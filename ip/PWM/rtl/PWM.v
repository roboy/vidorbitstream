==> flow/design.v <==
module PWM #(
  parameter pCHANNELS=16,
  parameter pPRESCALER_BITS=32,
  parameter pMATCH_BITS=32
) 
(
  input                              iCLOCK,
  input                              iRESET,
  input [$clog2(2*pCHANNELS+2)-1:0]  iADDRESS,
  input [31:0]                       iWRITE_DATA,
  input                              iWRITE,
  output reg [pCHANNELS-1:0]         oPWM
);
reg [pPRESCALER_BITS-1:0] rPRESCALER_CNT;
reg [pPRESCALER_BITS-1:0] rPRESCALER_MAX;
reg [pMATCH_BITS-1:0] rPERIOD_CNT;
reg [pMATCH_BITS-1:0] rPERIOD_MAX;
reg [pMATCH_BITS-1:0] rMATCH_H [pCHANNELS-1:0];
reg [pMATCH_BITS-1:0] rMATCH_L [pCHANNELS-1:0];
reg rTICK;
integer i;
always @(posedge iCLOCK)
begin
  if (iWRITE) begin
    if (iADDRESS>=2) case (iADDRESS[0])
      0: rMATCH_H[iADDRESS[$clog2(pCHANNELS):1]-1]<= iWRITE_DATA;
      1: rMATCH_L[iADDRESS[$clog2(pCHANNELS):1]-1]<= iWRITE_DATA;
    endcase
    else begin
	    case (iADDRESS[0])
		    0: rPRESCALER_MAX<=iWRITE_DATA;
		    1: rPERIOD_MAX<=iWRITE_DATA;
		  endcase
    end
  end
  rPRESCALER_CNT<=rPRESCALER_CNT+1;
  rTICK<=0;
  if (rPRESCALER_CNT>= rPRESCALER_MAX) begin
    rPRESCALER_CNT<=0;
    rTICK <=1;
  end
  if (rTICK) begin
    rPERIOD_CNT<=rPERIOD_CNT+1;
    if (rPERIOD_CNT>=rPERIOD_MAX) begin
      rPERIOD_CNT<=0;
    end
  end
  for (i=0;i<pCHANNELS;i=i+1) begin
    if (rMATCH_H[i]==rPERIOD_CNT)
      oPWM[i] <=1;
    if (rMATCH_L[i]==rPERIOD_CNT)
      oPWM[i] <=0;
  end
end
endmodule
From RTL to reports: PWM:

The steps from the RTL of PWM to its reports follow in flow order.
Lines are those of the file above, counted from 1.
Operators carry their Yosys type and port widths (W data, S select, Z words).
The mark n/a stands for no value.

* top module: PWM
* clock input: iCLOCK
* library: sky130hd
* corner: tt_025C_1v80

Word-level counts:

Counts by Yosys on the flattened word-level netlist (proc, flatten, opt, wreduce; memories kept). Register bits leave out memories and registers merged into their read ports (data or address); mux counts leave out enables and synchronous resets folded into registers. Print and check cells are left out. Cells with the same type and inputs are merged into one.
Memory sizes are those after Yosys's memory passes, which may raise the word count (mostly to a power of two), join words into wider ones and drop unused or constant bits.

* add/subtract/negate cells: 3
* $lt $le $gt $ge: 3
* equal/unequal tests: 32
* multiplexer cells: 19
* bitwise gates (word level): 2
* reduce/logical cells: 2

Operator list (number)
* $eq A32 B32 Y1: 32
* $mux W32: 6
* $add A32 B1 Y32 const B: 2
* $ge A32 B32 Y1: 2
* $mux W4: 6
* $reduce_and A3 Y1: 2
* $ge A6 B2 Y1 const B: 1
* $mux W1: 5
* $sub A4 B1 Y4 const B: 1
* $pmux W1 S2: 2
* $not A1 Y1: 2

* flip-flop bits (word level): 145
* memory bits (writable): 1024
* memories: 2
* bits of input ports: 41
* elaborated cells: 84

Memories
* rMATCH_H: words 16, bits a word 32, line 18 `reg [pMATCH_BITS-1:0] rMATCH_H [pCHANNELS-1:0];`
* rMATCH_L: words 16, bits a word 32, line 19 `reg [pMATCH_BITS-1:0] rMATCH_L [pCHANNELS-1:0];`

Longest topological paths:

Longest topological path by Yosys (ltp), each cell counted once; first at word level (registers and memories cut), then after technology mapping (sequential cells cut; the memories' decode and read muxes count).

* depth after elaboration: 4
* ABC_AREA: 1
* depth in mapped cells: 16

After synthesis:

The flow's flattened synthesis, as Yosys stat reports it; memories are mapped. The netlist is that of the ABC_AREA named above (0 if unset); the other value can give another one.
The area totals of this step are shown rounded.

* mapped cells: 4431
* mapped area: 0.0532 mm^2
* area of sequential cells: 0.0346 mm^2
* flip-flops: 1169

Cell types (number)
* sky130_fd_sc_hd__edfxtp_1: 1120
* sky130_fd_sc_hd__xor2_1: 493
* sky130_fd_sc_hd__xnor2_1: 471
* sky130_fd_sc_hd__nand2_1: 949
* sky130_fd_sc_hd__nor2_1: 657
* sky130_fd_sc_hd__inv_1: 272
* sky130_fd_sc_hd__dfxtp_1: 49
* sky130_fd_sc_hd__ha_1: 66
* sky130_fd_sc_hd__buf_4: 79
* sky130_fd_sc_hd__buf_2: 55
* sky130_fd_sc_hd__nand4_1: 39
* sky130_fd_sc_hd__a21oi_1: 44
* sky130_fd_sc_hd__nand3_1: 32
* sky130_fd_sc_hd__nor2_2: 17
* sky130_fd_sc_hd__nor3_1: 19
* sky130_fd_sc_hd__nand3_4: 4
* sky130_fd_sc_hd__nor3_2: 7
* sky130_fd_sc_hd__buf_6: 5

Other cell types: 17; their cells: 53.

Worst setup path after synthesis:

Path of least setup slack by OpenSTA after synthesis, without wires, with an ideal clock, recovery checks aside; 20% of the period is set as input and as output delay. Where synthesis merged equal registers, the netlist keeps one of their names.

* kind: input to register
* start: in iADDRESS[1]
* end: reg rPRESCALER_MAX[0]
* period: 4.97 ns
* setup time: 0.461 ns
* time at the first pin: 0.994 ns
* arrival time: 3.976 ns
* data required time: 4.509 ns
* setup slack: 0.533 ns
* path delay: 3.443 ns
* driving pins on the path: 8
* synthesis period reached: 4.437 ns

"path delay" = arrival - input delay + setup time.
"driving pins on the path" counts driving pins, that of a launching flip-flop among them; a cell with two outputs on the path counts twice.
"synthesis period reached" is the clock period less the worst setup slack; recovery checks do not enter. This is arithmetic on one report: input and output delays are still those of the set period (20% each).
The rows between start and end are the longest chain of elaborated cells between them; the timing report does not say that the signal goes this way. Where chains are equally long, one stands for them.
A line is the first line of the expression or statement that the cell stems from. Yosys adds cells for indexed reads and writes and turns some case tables into memories.

* path through: sky130_fd_sc_hd__buf_4 -> sky130_fd_sc_hd__nor2_8 -> sky130_fd_sc_hd__nand2_4 -> sky130_fd_sc_hd__nor2_4 -> sky130_fd_sc_hd__inv_2 -> sky130_fd_sc_hd__or2_1 -> sky130_fd_sc_hd__buf_6 -> sky130_fd_sc_hd__nor3_1
* length of the longest elaborated chain: 3
* elaborated cells between the ends (all ways): 3
* source lines of those cells: 1
* those cells by class: 1 x compare; 1 x logic; 1 x reduce/logical

Ends and longest elaborated chain, post-synthesis
* start: declaration: line 9 `input [$clog2(2*pCHANNELS+2)-1:0]  iADDRESS,`
* $ge A6 B2 Y1: line 25 `if (iADDRESS>=2) case (iADDRESS[0])`
* $not A1 Y1
* $reduce_and A3 Y1
* end: assignment: line 31 `0: rPRESCALER_MAX<=iWRITE_DATA;`
* end: declaration: line 15 `reg [pPRESCALER_BITS-1:0] rPRESCALER_MAX;`

Path in the finished layout:

From the final timing report of run 1: the path of least setup slack in the routed layout; clock arrival at registers is part of the times.

* kind: register to output
* start: reg oPWM[14]
* end: out oPWM[14]
* period: 3.53 ns
* time at the first pin: 0.70 ns
* arrival time: 1.81 ns
* data required time: 2.82 ns
* setup slack: 1.01 ns
* driving pins on the path: 2

* path through: sky130_fd_sc_hd__dfxtp_1 -> sky130_fd_sc_hd__clkdlybuf4s50_1
* length of the longest elaborated chain: 0
* elaborated cells between the ends (all ways): 0
* source lines of those cells: 0

Ends and longest elaborated chain, after layout
* start: declaration: line 12 `output reg [pCHANNELS-1:0]         oPWM`
* start: assignment: line 50 `oPWM[i] <=1;`
* start: assignment: line 52 `oPWM[i] <=0;`
* end: declaration: line 12

==> results <==
Flow measurements of PWM on sky130hd: 2 stored runs with different settings, listed in no order. Input and output delays are each 20% of the period that was set; the output load is 0.01 pF.
By "reached clock period" is meant the clock period of the run minus its worst setup slack. This is arithmetic on one report: input and output delays are still those of the set period (20% each).
"worst path time" means the part of the period allowed to the worst setup path (the constraints hold back 20% at inputs and 20% at outputs) less its slack; where the path has registers, the arrival times of their clocks count too.
By "power consumption" is meant OpenSTA's value without simulated activity: inputs other than the clock are taken to toggle once in ten clock periods, and the tool carries that through the logic.
Measured values are rounded.

### Run 1

Settings: `period_ns=3.53`, `CORE_UTILIZATION=57`, `PLACE_DENSITY_LB_ADDON=0.14`, `CORE_MARGIN=4`, `CELL_PAD_IN_SITES_GLOBAL_PLACEMENT=1`, `ABC_AREA=1`, `GPL_ROUTABILITY_DRIVEN=1`, `MIN_ROUTING_LAYER=met1`, `CAP_MARGIN=20`, `SLEW_MARGIN=20`

- Standard-cell area after layout: 0.0598 mm^2
- Utilization in the final report: 64.9 %
- Mapped cell area after synthesis: 0.0532 mm^2
- Power consumption: 28.4 mW
- Final worst hold slack: 0.430 ns
- Reached clock period: 2.519 ns
- Smallest setup slack: 1.01 ns
- Worst path time: 1.81 ns
- Worst setup path type: register to output
- Total negative setup slack: 0.000 ns
- Die size: 0.0983 mm^2

### Run 2

Settings: `period_ns=4.93`, `CORE_UTILIZATION=57`, `SETUP_SLACK_MARGIN=0.59`, `PLACE_DENSITY_LB_ADDON=0.2`, `CTS_CLUSTER_SIZE=24`, `MAX_ROUTING_LAYER=met4`, `CAP_MARGIN=20`, `CORE_MARGIN=2`, `SLEW_MARGIN=20`

- Standard-cell area after layout: 0.0558 mm^2
- Utilization in the final report: 64.4 %
- Mapped cell area after synthesis: 0.0497 mm^2
- Power consumption: 20.6 mW
- Final worst hold slack: 0.507 ns
- Reached clock period: 2.986 ns
- Smallest setup slack: 1.94 ns
- Worst path time: 2.99 ns
- Worst setup path type: register to register
- Total negative setup slack: 0.000 ns
- Die size: 0.0896 mm^2
